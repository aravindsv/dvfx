==> flow/design.v <==
`timescale 1ns / 1ps
module delays(
    clk, settings, del1, del2, del3, del4
    );
    input clk;
    input [7:0] settings;
    output reg [11:0] del1;
    output reg [11:0] del2;
    output reg [11:0] del3;
    output reg [11:0] del4;
    initial begin
        del1 = 0;
        del2 = 0;
        del3 = 0;
        del4 = 0;
    end
    always @ (posedge clk) begin  
        case(settings[1:0])  
            2'b00: del1 = 500;  
            2'b01: del1 = 1000;  
            2'b10: del1 = 1500;  
            default: del1 = 0;
        endcase
        case(settings[3:2])  
            2'b00: del2 = 0; 
            2'b01: del2 = 0; 
            2'b10: del2 = 0; 
            default: del2 = 0;
        endcase
        case(settings[5:4])  
            2'b00: del3 = 50;  
            2'b01: del3 = 0; 
            2'b10: del3 = 0; 
            default: del3 = 0;
        endcase
        case(settings[7:6])  
            2'b00: del4 = 0;
            2'b01: del4 = 0;
            2'b10: del4 = 0;
            default: del4 = 0;
        endcase
    end
endmodule
Tool chain data of delays. Tool output for the design above, in the order of the flow. Line numbers count from 1 in the design file above. Operators: Yosys type, input widths -> output width; for muxes data width and select width s. Cell names lack the library's common part. The mark -- stands for no value.

Top module: delays. Clock input: clk. Cell library: sky130hd. Corner: tt_025C_1v80.

Elaborated design. Source: Yosys, flattened and elaborated, memories not mapped. Widths are those after wreduce; folded enables and synchronous resets count as part of the registers. Registers that Yosys merges into a memory's read port (data or address) are not register bits. Print and check cells do not count. Equal cells are merged and count once.

The entry for mux-type cells reads 2. For equality and inequality tests the number is 2. For reduce/logical cells the number is 2.

Operators by type and width (number): $pmux 11 s3 (1); $mux 6 (1); $logic_not 2->1 (2); $eq 2x1->1 const B (1); $eq 2x2->1 const B (1).

The figure for word-level cells is 8. Register bits: 17.

Longest topological paths. Yosys ltp: most cells in a row. Word level: on the elaborated netlist, between registers, memories and ports. Mapped: between sequential cells and ports; inverters and the memories' decode and read muxes count.

For word-level depth the number is 2. For ABC_AREA the number is 0. The entry for mapped depth reads 3.

Mapped cells and area. Source: synth_stat.txt of the flow (Yosys; design flattened, memories mapped). It holds for the ABC_AREA given above (unset counts as 0); a run with the other value may have another netlist.

Cells by type: buf_4 (number 41, area in all 307.795 um2); dfxtp_1 (number 7, area in all 140.134 um2); ha_1 (number 5, area in all 62.56 um2); inv_1 (number 3, area in all 11.261 um2); o21ba_2 (number 1, area in all 10.01 um2); or2_1 (number 1, area in all 6.256 um2); conb_1 (number 1, area in all 3.754 um2); nor2_1 (number 1, area in all 3.754 um2).

The figure for chip area (Yosys) is 545.5 um2. The entry for buffers reads 41. For area of sequential cells the number is 140.1 um2. Mapped flip-flops: 7. Cell count: 60.

Worst setup path after synthesis. OpenSTA on the mapped netlist: ideal clock, no wires. The path of least setup slack (recovery checks aside). Input and output delay are each 20% of the period. Register names are those of the netlist, which keeps one name where synthesis merged equal registers.

Path kind: input port to flip-flop. Start point: input port settings[0]. End point: register del1[4]. Under period stands 0.776 ns. Under setup time stands 0.120 ns. For slack the number is 0.056 ns. The figure for delay of the path is 0.565 ns. The figure for driving pins on the path is 3. Under launch time at the first pin stands 0.155 ns. Arrival: 0.600 ns. The figure for synthesis period reached is 0.72 ns.

"delay of the path" = arrival - input delay + setup time. "driving pins on the path" counts driving pins, that of a launching flip-flop among them; a cell with two outputs on the path counts twice. "synthesis period reached" = period - worst setup slack (recovery checks aside). The figure is calculated, with input and output delays left at 20% of the set period. The rows between start and end are the longest chain of elaborated cells between them; the timing report does not say that the signal goes this way. Where chains are equally long, one stands for them. A line is the first line of the expression or statement that the cell stems from. Yosys adds cells for indexed reads and writes and turns some case tables into memories. At most two assigning lines are given for a register; there are more.

Cell sequence: inv_1 > ha_1 > or2_1. The entry for length of the longest elaborated chain reads 2.

RTL lines, path post-synthesis: from (decl) (line 6) `input [7:0] settings;`; $eq 2x2->1 (line 18) `case(settings[1:0])`; $pmux 11 s3 (line 18); to (assign) (line 19) `2'b00: del1 = 500;`; to (assign) (line 20) `2'b01: del1 = 1000;`; to (decl) (line 7) `output reg [11:0] del1;`.

Worst path after layout. From the final timing report of stored run 2: the path of least setup slack in the routed layout; clock arrival at registers is part of the times.

Path kind: flip-flop to output port. Start point: register (no name shown). End point: output port del1[6]. Under launch time at the first pin stands 0.26 ns. For slack the number is -0.34 ns. The figure for driving pins on the path is 2. Arrival: 0.72 ns. Under period stands 0.473 ns.

Cell sequence: dfxtp_2 > buf_2.

RTL lines, path after layout: to (decl) (line 7) `output reg [11:0] del1;`.

No chain of elaborated cells between the ends is given.

==> runs of delays <==
Below are 2 stored runs of the flow (Yosys, OpenROAD; platform sky130hd) on delays, each with its settings and what was measured, unordered. Constraints: input delay and output delay 20% of the set period each, output load 0.01 pF. "achieved period" means the clock period less the worst setup slack. The figure is calculated, with input and output delays left at 20% of the set period. By "worst setup path time" is meant the share of the clock period that the worst setup path is allowed (20% is reserved at inputs, 20% at outputs), minus its slack. Clock arrival times at its registers enter into it. "total power after layout": no workload was simulated; the value follows from the tool's default switching activity.

Files of stored run 1:
==> flow/run.sh <==
#!/bin/bash
# the make line also repeats the synthesis and layout settings of config.mk as NAME=value (left out here)
make -C /OpenROAD-flow-scripts/flow DESIGN_CONFIG=/design/flow/config.mk WORK_HOME=/design/flow/orfs CLKGATE_MAP_FILE= finish
==> flow/config.mk <==
export PLATFORM = sky130hd
export DESIGN_NAME = delays
export DESIGN_NICKNAME = delays
export VERILOG_FILES = /design/flow/design.v
export SDC_FILE = /design/flow/constraint.sdc
export NUM_CORES = 4
export LEC_CHECK = 0
export ABC_AREA = 0
export CAP_MARGIN = 20
export CELL_PAD_IN_SITES_GLOBAL_PLACEMENT = 2
export CORE_ASPECT_RATIO = 0.78
export CORE_MARGIN = 2
export CORE_UTILIZATION = 37
export CTS_CLUSTER_SIZE = 64
export GPL_TIMING_DRIVEN = 0
export MAX_ROUTING_LAYER = met4
export MIN_ROUTING_LAYER = met2
export PLACE_DENSITY_LB_ADDON = 0.28
export SLEW_MARGIN = 35
==> flow/constraint.sdc <==
create_clock -name core_clock -period 0.406 [get_ports {clk}]
set_input_delay 0.0812 -clock core_clock [delete_from_list [all_inputs] [get_ports {clk}]]
set_output_delay 0.0812 -clock core_clock [all_outputs]
set_load 0.01 [all_outputs]

Outcome of stored run 1: no results, placement failed with FLW-0024.

Files of stored run 2:
==> flow/run.sh <==
#!/bin/bash
# the make line also repeats the synthesis and layout settings of config.mk as NAME=value (left out here)
make -C /OpenROAD-flow-scripts/flow DESIGN_CONFIG=/design/flow/config.mk WORK_HOME=/design/flow/orfs CLKGATE_MAP_FILE= finish
==> flow/config.mk <==
export PLATFORM = sky130hd
export DESIGN_NAME = delays
export DESIGN_NICKNAME = delays
export VERILOG_FILES = /design/flow/design.v
export SDC_FILE = /design/flow/constraint.sdc
export NUM_CORES = 4
export LEC_CHECK = 0
export CAP_MARGIN = 30
export CELL_PAD_IN_SITES_DETAIL_PLACEMENT = 1
export CORE_MARGIN = 2
export CORE_UTILIZATION = 19
export PLACE_DENSITY = 0.7
export SETUP_SLACK_MARGIN = 0.03
export SLEW_MARGIN = 20
==> flow/constraint.sdc <==
create_clock -name core_clock -period 0.473 [get_ports {clk}]
set_input_delay 0.0946 -clock core_clock [delete_from_list [all_inputs] [get_ports {clk}]]
set_output_delay 0.0946 -clock core_clock [all_outputs]
set_load 0.01 [all_outputs]

Results of stored run 2. For the area of the synthesized netlist the run shows 545.5 um2. The area of the die reads 3316.0 um2. The area of the standard cells in the finished layout is 699.4 um2. The utilization after layout comes to 25.6 %. The setup slack of the worst path stands at -0.340 ns. The total negative slack stands at -3.863 ns. The lowest hold slack stands at 0.139 ns. The total power after layout is 0.001687 W. The achieved period comes to 0.813 ns. The worst setup path time comes to 0.72 ns. Critical path kind: flip-flop to output port.
